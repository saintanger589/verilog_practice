==> flow/design.v <==
module fib(
  input clk,
  input rst_n,
  output [8:0] fib_seq
  );
  wire [8:0] step2_seq;
  reg [8:0] step1_seq;
  reg [8:0] curr_seq;
  always_ff @ (posedge clk or negedge rst_n) begin
    if (!rst_n) begin
      step1_seq <= 9'b1;
      curr_seq <= 9'b0;
    end else begin
      step1_seq <= curr_seq;
      curr_seq <= step2_seq;
    end
  end
  assign fib_seq = curr_seq;
  assign step2_seq = step1_seq + curr_seq;
endmodule
# Reports on fib
# What the tools print for fib, step after step.
# Line numbers count from 1 in the design file above.
# Library cell names are shortened.
# Not given: n/a
# inputs
design,fib
clock,clk
library,sky130hd
corner,tt_025C_1v80

# Elaborated design
# Yosys after proc, flatten, opt, wreduce and memory -nomap, before mapping. Enables and synchronous resets that opt folds into registers are not counted as muxes. Memory bits, and registers merged into a memory's read port (data or address), are not among the register bits. Print and check cells are not counted. Equal cells are merged and count once.
# word_totals
elab_cells,3
ff_bits,18
# op_classes
n_addsub,1
# op_table
cell,n
9-bit adder,1

# Depth
# Depth = most cells in a row (Yosys ltp): at word level without a register or memory, in the mapped netlist without a sequential cell, where the memories' decode and read muxes count.
# logic_depth
word_depth,1
ABC_AREA,0
mapped_depth,6
ltp_nobuf,6

# Mapped cells and area
# Yosys stat after the flow's synthesis: flattened, memories mapped to cells. It holds for the ABC_AREA given above (unset counts as 0); a run with the other value may have another netlist.
# Totals and module areas in this step are rounded.
# types
cell_type,n,type_area_um2
dfrtp_1,17,425.408
ha_1,8,100.096
xnor2_1,5,43.792
dfstp_2,1,26.275
a21oi_1,4,20.019
fa_1,1,20.019
xor2_1,2,17.517
nand2_1,4,15.014
a211oi_2,1,12.512
o31ai_2,1,12.512
and4b_1,1,10.01
mux2i_1,1,10.01
nor3_1,2,10.01
o21ai_0,2,10.01
a21o_2,1,8.758
a21oi_2,1,8.758
a221oi_1,1,8.758
a21o_1,1,7.507
# Not listed: further types 5, cells in them 5.
# synth_totals
ffs,18
buf_cells,0
mapped_area_um2,797
mapped_cells,59

# Timing after synthesis
# Path of least setup slack by OpenSTA after synthesis, without wires, with an ideal clock, recovery checks aside; 20% of the period is set as input and as output delay. Where synthesis merged equal registers, the netlist keeps one of their names.
# synth_path
path_kind,register to register
from,register curr_seq[0]
to,register curr_seq[6]
clock_period_ns,1.94
path_stages,7
arrival_time_ns,1.735
delay_ns,1.866
setup_slack_ns,0.074
setup_ns,0.131
t_first_pin_ns,0.000
n_path_buf,0
synth_period_reached_ns,1.866
# "delay_ns" is the arrival time less input delay plus setup time.
# "path_stages": output pins that drive a net of the path, with the launching flip-flop's if there is one; two outputs of one cell count as two.
# "synth_period_reached_ns" is the clock period less the worst setup slack; recovery checks do not enter. This is arithmetic on one report: input and output delays are still those of the set period (20% each).
# Between the ends stands the longest chain of elaborated cells between them, by number of cells; it is not shown to be the way that was timed. Of several equally long chains one is given.
# A line is the first line of the expression or statement that the cell stems from. Yosys adds cells for indexed reads and writes and turns some case tables into memories.
# synth_via
cell_sequence,dfrtp_1 -> ha_1 -> fa_1 -> a21o_2 -> a21oi_2 -> o21ai_0 -> xor2_1
elab_chain_cells,1
cells_between,1
cone_classes,1 x add/sub
# synth_rtl
element,line_no,source
"start, declared",8,reg [8:0] curr_seq;
"start, assigned",12,curr_seq <= 9'b0;
"start, assigned",15,curr_seq <= step2_seq;
9-bit adder,19,assign step2_seq = step1_seq + curr_seq;
"end, assigned",12,
"end, assigned",15,
"end, declared",8,

# Timing after layout
# Path of least setup slack in the final report of run 2 (OpenROAD, finished layout, wires in). Where an end is a register, its clock arrival counts in the times.
# layout_path
path_kind,register to register
from,register curr_seq[0]
to,register curr_seq[6]
path_stages,7
setup_slack_ns,0.54
arrival_time_ns,2.12
t_first_pin_ns,0.25
setup_ns,0.12
n_path_buf,0
clock_period_ns,2.52
# Between the ends stands the longest chain of elaborated cells between them, by number of cells; it is not shown to be the way that was timed. Of several equally long chains one is given.
# layout_via
cell_sequence,dfrtp_1 -> ha_1 -> fa_1 -> a21o_2 -> a21oi_2 -> o21ai_0 -> xor2_1
elab_chain_cells,1
cells_between,1
cone_classes,1 x add/sub
# layout_rtl
element,line_no,source
"start, declared",8,reg [8:0] curr_seq;
"start, assigned",12,curr_seq <= 9'b0;
"start, assigned",15,curr_seq <= step2_seq;
9-bit adder,19,assign step2_seq = step1_seq + curr_seq;
"end, assigned",12,
"end, assigned",15,
"end, declared",8,

--- measured runs ---
Module fib, platform sky130hd: 2 stored runs of the flow (Yosys, OpenROAD) with differing settings, in no particular order. Input and output delays are each 20% of the period that was set; the output load is 0.01 pF.
By "power_mw" is meant OpenSTA's value without simulated activity: inputs other than the clock are taken to toggle once in ten clock periods, and the tool carries that through the logic.
Values from the reports are rounded here.

Run 1, flow files:
==> flow/run.sh <==
#!/bin/bash
# the make line also repeats the synthesis and layout settings of config.mk as NAME=value (left out here)
make -C /OpenROAD-flow-scripts/flow DESIGN_CONFIG=/design/flow/config.mk WORK_HOME=/design/flow/orfs CLKGATE_MAP_FILE= finish
==> flow/config.mk <==
export PLATFORM = sky130hd
export DESIGN_NAME = fib
export DESIGN_NICKNAME = fib
export VERILOG_FILES = /design/flow/design.v
export SDC_FILE = /design/flow/constraint.sdc
export NUM_CORES = 4
export LEC_CHECK = 0
export CAP_MARGIN = 40
export CELL_PAD_IN_SITES_DETAIL_PLACEMENT = 0
export CELL_PAD_IN_SITES_GLOBAL_PLACEMENT = 3
export CORE_ASPECT_RATIO = 1.3
export CORE_MARGIN = 3
export CORE_UTILIZATION = 58
export GPL_TIMING_DRIVEN = 0
export MIN_ROUTING_LAYER = met2
export PLACE_DENSITY_LB_ADDON = 0.11
export SETUP_SLACK_MARGIN = -0.0
export SLEW_MARGIN = 20
export TNS_END_PERCENT = 10
==> flow/constraint.sdc <==
create_clock -name core_clock -period 1.3 [get_ports {clk}]
set_input_delay 0.2600 -clock core_clock [delete_from_list [all_inputs] [get_ports {clk}]]
set_output_delay 0.2600 -clock core_clock [all_outputs]
set_load 0.01 [all_outputs]

Run 1: did not finish, placement stopped with FLW-0024

Run 2, flow files:
==> flow/run.sh <==
#!/bin/bash
# the make line also repeats the synthesis and layout settings of config.mk as NAME=value (left out here)
make -C /OpenROAD-flow-scripts/flow DESIGN_CONFIG=/design/flow/config.mk WORK_HOME=/design/flow/orfs CLKGATE_MAP_FILE= finish
==> flow/config.mk <==
export PLATFORM = sky130hd
export DESIGN_NAME = fib
export DESIGN_NICKNAME = fib
export VERILOG_FILES = /design/flow/design.v
export SDC_FILE = /design/flow/constraint.sdc
export NUM_CORES = 4
export LEC_CHECK = 0
export CAP_MARGIN = 40
export CELL_PAD_IN_SITES_DETAIL_PLACEMENT = 2
export CORE_ASPECT_RATIO = 1.89
export CORE_MARGIN = 2
export CORE_UTILIZATION = 15
export GPL_TIMING_DRIVEN = 0
export HOLD_SLACK_MARGIN = 0.08
export MAX_ROUTING_LAYER = met5
export PLACE_DENSITY = 0.46
export SLEW_MARGIN = 20
==> flow/constraint.sdc <==
create_clock -name core_clock -period 2.52 [get_ports {clk}]
set_input_delay 0.5040 -clock core_clock [delete_from_list [all_inputs] [get_ports {clk}]]
set_output_delay 0.5040 -clock core_clock [all_outputs]
set_load 0.01 [all_outputs]

==> results of run 2, as CSV <==
result,value
power_mw,0.508
holdWs_ns,0.408
worst_setup_slack_ns,0.538
die_um2,5940
synthArea_um2,797
utilization_pct,20.0
tns_ns,0.000
--- end ---
